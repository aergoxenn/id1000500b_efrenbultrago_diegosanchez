==> flow/design.v <==
module convolutor_downcounter_cmp_reg # (
  parameter DATA_WIDTH = 8
  ) (
  input logic clk,     
  input logic rst_n,   
  input logic clr_h,  
  input logic trig_i,  
  input logic load_enable_i, 
  input logic mod_enable_i, 
  input logic [DATA_WIDTH-1:0] preload_i,  
  input logic [DATA_WIDTH-1:0] modulus_i,  
  output logic [DATA_WIDTH-1:0] cnt_o,  
  output logic underflow_o  
);
  logic [DATA_WIDTH-1:0] cnt;
  logic [DATA_WIDTH-1:0] modulus; 
  always_ff @(posedge clk or negedge rst_n) begin : proc_modulus
    if(~rst_n) begin
      modulus <= 0;
    end 
    else if (mod_enable_i) begin
      modulus <= modulus_i;
    end
  end
  assign cnt_o = cnt; 
  always_ff @(posedge clk or negedge rst_n) begin : proc_cnt
    if(~rst_n) begin  
      cnt <= 0;
      underflow_o <= 0;
    end 
    else if (clr_h) begin
      cnt <= 0;
      underflow_o <= 0;
    end
    else if (load_enable_i) begin
      cnt <= preload_i; 
      underflow_o <= 1'b0;
    end
    else if (trig_i & cnt > 0) begin  
      cnt <= cnt - 1'b1;
    end
    else if (trig_i & cnt == 0) begin
      cnt <= 'b0;
      underflow_o <= 1'b1;
    end
  end
endmodule : convolutor_downcounter_cmp_reg
# ---- From RTL to reports: convolutor_downcounter_cmp_reg
# What the tools print for convolutor_downcounter_cmp_reg, step after step.
# Line numbers count from 1 in the design file above.
# Operators: Yosys type, input widths -> output width; for muxes data width and select width s.
# Cell names lack the library's common part.
# Not given: n/a
dict set report setup {
  top {convolutor_downcounter_cmp_reg}
  clk_port {clk}
  lib {sky130hd}
  corner {tt_025C_1v80}
}

# ---- After elaboration
# Counts by Yosys on the flattened word-level netlist (proc, flatten, opt, wreduce; memories kept). Register bits leave out memories and registers merged into their read ports (data or address). Print and check cells are left out. Cells with the same type and inputs are merged into one.
dict set report bits {
  reg_bits 9
  out_inout_bits 9
}
dict set report classes {
  addsub 1
  n_cmp 1
  equal 1
  muxes 8
  bitwise 2
  reduce_and_logical 4
}
# op n
set ops {}
lappend ops {{$mux 8} 4}
lappend ops {{$sub 8x1->8 const B} 1}
lappend ops {{$gt 8x1->1 const B} 1}
lappend ops {{$logic_not 8->1} 1}
lappend ops {{$reduce_bool 4->1} 1}
lappend ops {{$mux 1} 4}
lappend ops {{$ne 3x3->1 const B} 1}
lappend ops {{$reduce_bool 3->1} 1}
lappend ops {{$and 1x1->1} 2}
lappend ops {{$reduce_and 2->1} 1}

# ---- Depth
# Depth = most cells in a row (Yosys ltp): at word level without a register or memory, in the mapped netlist without a sequential cell, where the memories' decode and read muxes count.
dict set report logic_depth {
  ltp_word 6
  ABC_AREA 0
  depth_mapped 6
}

# ---- Mapped cells and area
# The flow's flattened synthesis, as Yosys stat reports it; memories are mapped. The netlist is that of the ABC_AREA named above (0 if unset); the other value can give another one.
# cell n area_total_um2
set by_type {}
lappend by_type {dfrtp_1 9 225.216}
lappend by_type {a31oi_1 4 25.024}
lappend by_type {ha_1 2 25.024}
lappend by_type {nor4b_4 1 23.773}
lappend by_type {nor2_1 6 22.522}
lappend by_type {nor3b_1 3 22.522}
lappend by_type {nor4_4 1 21.27}
lappend by_type {inv_1 5 18.768}
lappend by_type {o22ai_1 3 18.768}
lappend by_type {xor2_1 2 17.517}
lappend by_type {o32ai_2 1 16.266}
lappend by_type {nand2_1 4 15.014}
lappend by_type {nor3_1 3 15.014}
lappend by_type {a21oi_1 2 10.01}
lappend by_type {mux2i_1 1 10.01}
lappend by_type {nand3_2 1 10.01}
lappend by_type {nor3_2 1 10.01}
lappend by_type {o21ai_0 2 10.01}
# Other cell types: 12; their cells: 12.
dict set report synth_totals {
  cell_count 63
  area_um2 594.3
  sequential_area_um2 225.2
  flip_flops 9
  buf_cells 3
}

# ---- Path before layout
# Source: OpenSTA report_checks on the synthesized netlist (no wires, ideal clock, input and output delay 20% of the period each), path of least setup slack; recovery checks are left aside. Register names are those of the netlist, which keeps one name where synthesis merged equal registers.
dict set report synth_timing {
  path_kind {reg-to-reg}
  from {register cnt[0]}
  to {register cnt[0]}
  clock_period_ps 1730
  launch_ps 0
  t_arrival_ps 1319
  required_time_ps 1593
  setup_slack_ps 274
  delay_ps 1456
  driving_pins 7
  period_less_setup_slack_ps 1456
}
# "delay_ps" = arrival - input delay + setup time.
# "driving_pins": output pins that drive a net of the path, with the launching flip-flop's if there is one; two outputs of one cell count as two.
# "period_less_setup_slack_ps" is the clock period less the worst setup slack; recovery checks do not enter. This is arithmetic on one report: input and output delays are still those of the set period (20% each).
# The rows between start and end are the longest chain of elaborated cells between them; the timing report does not say that the signal goes this way. Where chains are equally long, one stands for them.
# A line is the first line of the expression or statement that the cell stems from. Yosys adds cells for indexed reads and writes and turns some case tables into memories.
# A register here has more assigning lines than the two given.
dict set report synth_between {
  path_cell_list {dfrtp_1 inv_1 ha_1 nor3b_1 nand2_2 a31oi_1 nor3_1}
  elab_chain_cells 6
  cells_between 10
  lines_between 5
}
# item line
set synth_lines {}
lappend synth_lines {{start: declaration} 15} ;# logic [DATA_WIDTH-1:0] cnt;
lappend synth_lines {{start: assignment} 36} ;# cnt <= preload_i;
lappend synth_lines {{start: assignment} 40} ;# cnt <= cnt - 1'b1;
lappend synth_lines {{$logic_not 8->1} 42} ;# else if (trig_i & cnt == 0) begin
lappend synth_lines {{$and 1x1->1} 42}
lappend synth_lines {{$mux 8} 42}
lappend synth_lines {{$mux 8} 39} ;# else if (trig_i & cnt > 0) begin
lappend synth_lines {{$mux 8} 35} ;# else if (load_enable_i) begin
lappend synth_lines {{$mux 8} 31} ;# else if (clr_h) begin
lappend synth_lines {{end: assignment} 36}
lappend synth_lines {{end: assignment} 40}
lappend synth_lines {{end: declaration} 15}

# ---- Worst path after layout
# Path of least setup slack in the final report of record 2 (OpenROAD, finished layout, wires in). Where an end is a register, its clock arrival counts in the times.
# The path's times are printed in steps of 10 ps; the period is the one set.
dict set report layout_timing {
  path_kind {input-to-reg}
  from {input trig_i}
  to {register cnt[7]}
  clock_period_ps 1390
  input_delay_ps 280
  launch_ps 280
  t_arrival_ps 1590
  required_time_ps 1570
  setup_slack_ps -20
  driving_pins 5
}
# The rows between start and end are the longest chain of elaborated cells between them; the timing report does not say that the signal goes this way. Where chains are equally long, one stands for them.
# A register here has more assigning lines than the two given.
dict set report layout_between {
  path_cell_list {clkdlybuf4s50_1 nor4b_4 nand2_1 mux2i_1 a211oi_1}
  elab_chain_cells 5
  cells_between 7
  lines_between 4
}
# item line
set layout_lines {}
lappend layout_lines {{start: declaration} 7} ;# input logic trig_i,
lappend layout_lines {{$and 1x1->1} 42} ;# else if (trig_i & cnt == 0) begin
lappend layout_lines {{$mux 8} 42}
lappend layout_lines {{$mux 8} 39} ;# else if (trig_i & cnt > 0) begin
lappend layout_lines {{$mux 8} 35} ;# else if (load_enable_i) begin
lappend layout_lines {{$mux 8} 31} ;# else if (clr_h) begin
lappend layout_lines {{end: assignment} 36} ;# cnt <= preload_i;
lappend layout_lines {{end: assignment} 40} ;# cnt <= cnt - 1'b1;
lappend layout_lines {{end: declaration} 15} ;# logic [DATA_WIDTH-1:0] cnt;

==> results <==
Measured data: module convolutor_downcounter_cmp_reg, platform sky130hd, 2 stored runs of the flow under differing settings, order arbitrary. Input and output delays are each 20% of the period that was set; the output load is 0.01 pF.
"worst_path_time_ps" = time allowed to the worst setup path (clock period - input delay - output delay, where it has them) - its slack; a late launch clock adds to it, a late capture clock takes from it.
"design_power_uw": no workload was simulated; the value follows from the tool's default switching activity.
"worst_path_time_ps" is given in steps of 10 ps.

[flow] record 1: files
==> flow/run.sh <==
#!/bin/bash
# the make line also repeats the synthesis and layout settings of config.mk as NAME=value (left out here)
make -C /OpenROAD-flow-scripts/flow DESIGN_CONFIG=/design/flow/config.mk WORK_HOME=/design/flow/orfs CLKGATE_MAP_FILE= finish
==> flow/config.mk <==
export PLATFORM = sky130hd
export DESIGN_NAME = convolutor_downcounter_cmp_reg
export DESIGN_NICKNAME = convolutor_downcounter_cmp_reg
export VERILOG_FILES = /design/flow/design.v
export SDC_FILE = /design/flow/constraint.sdc
export NUM_CORES = 4
export LEC_CHECK = 0
export CAP_MARGIN = 35
export CELL_PAD_IN_SITES_DETAIL_PLACEMENT = 1
export CORE_ASPECT_RATIO = 0.87
export CORE_MARGIN = 2
export CORE_UTILIZATION = 48
export PLACE_DENSITY_LB_ADDON = 0.17
export SLEW_MARGIN = 20
==> flow/constraint.sdc <==
create_clock -name core_clock -period 1.01 [get_ports {clk}]
set_input_delay 0.2020 -clock core_clock [delete_from_list [all_inputs] [get_ports {clk}]]
set_output_delay 0.2020 -clock core_clock [all_outputs]
set_load 0.01 [all_outputs]

[flow] record 1: no results, placement failed with DPL-0033

[flow] record 2: files
==> flow/run.sh <==
#!/bin/bash
# the make line also repeats the synthesis and layout settings of config.mk as NAME=value (left out here)
make -C /OpenROAD-flow-scripts/flow DESIGN_CONFIG=/design/flow/config.mk WORK_HOME=/design/flow/orfs CLKGATE_MAP_FILE= finish
==> flow/config.mk <==
export PLATFORM = sky130hd
export DESIGN_NAME = convolutor_downcounter_cmp_reg
export DESIGN_NICKNAME = convolutor_downcounter_cmp_reg
export VERILOG_FILES = /design/flow/design.v
export SDC_FILE = /design/flow/constraint.sdc
export NUM_CORES = 4
export LEC_CHECK = 0
export CAP_MARGIN = 20
export CORE_MARGIN = 2
export CORE_UTILIZATION = 40
export SLEW_MARGIN = 20
==> flow/constraint.sdc <==
create_clock -name core_clock -period 1.39 [get_ports {clk}]
set_input_delay 0.2780 -clock core_clock [delete_from_list [all_inputs] [get_ports {clk}]]
set_output_delay 0.2780 -clock core_clock [all_outputs]
set_load 0.01 [all_outputs]

[flow] record 2: metrics
[metrics] ys_area_um2 = 594.3
[metrics] final_die_area_um2 = 1810.1
[metrics] stdcell_area_um2 = 1033.5
[metrics] timing.setup.ws_ps = -17
[metrics] setup_tns_ps = -29
[metrics] design_power_uw = 861.5
[metrics] worst_path_time_ps = 1130
[metrics] worst_setup_path_type = input-to-reg
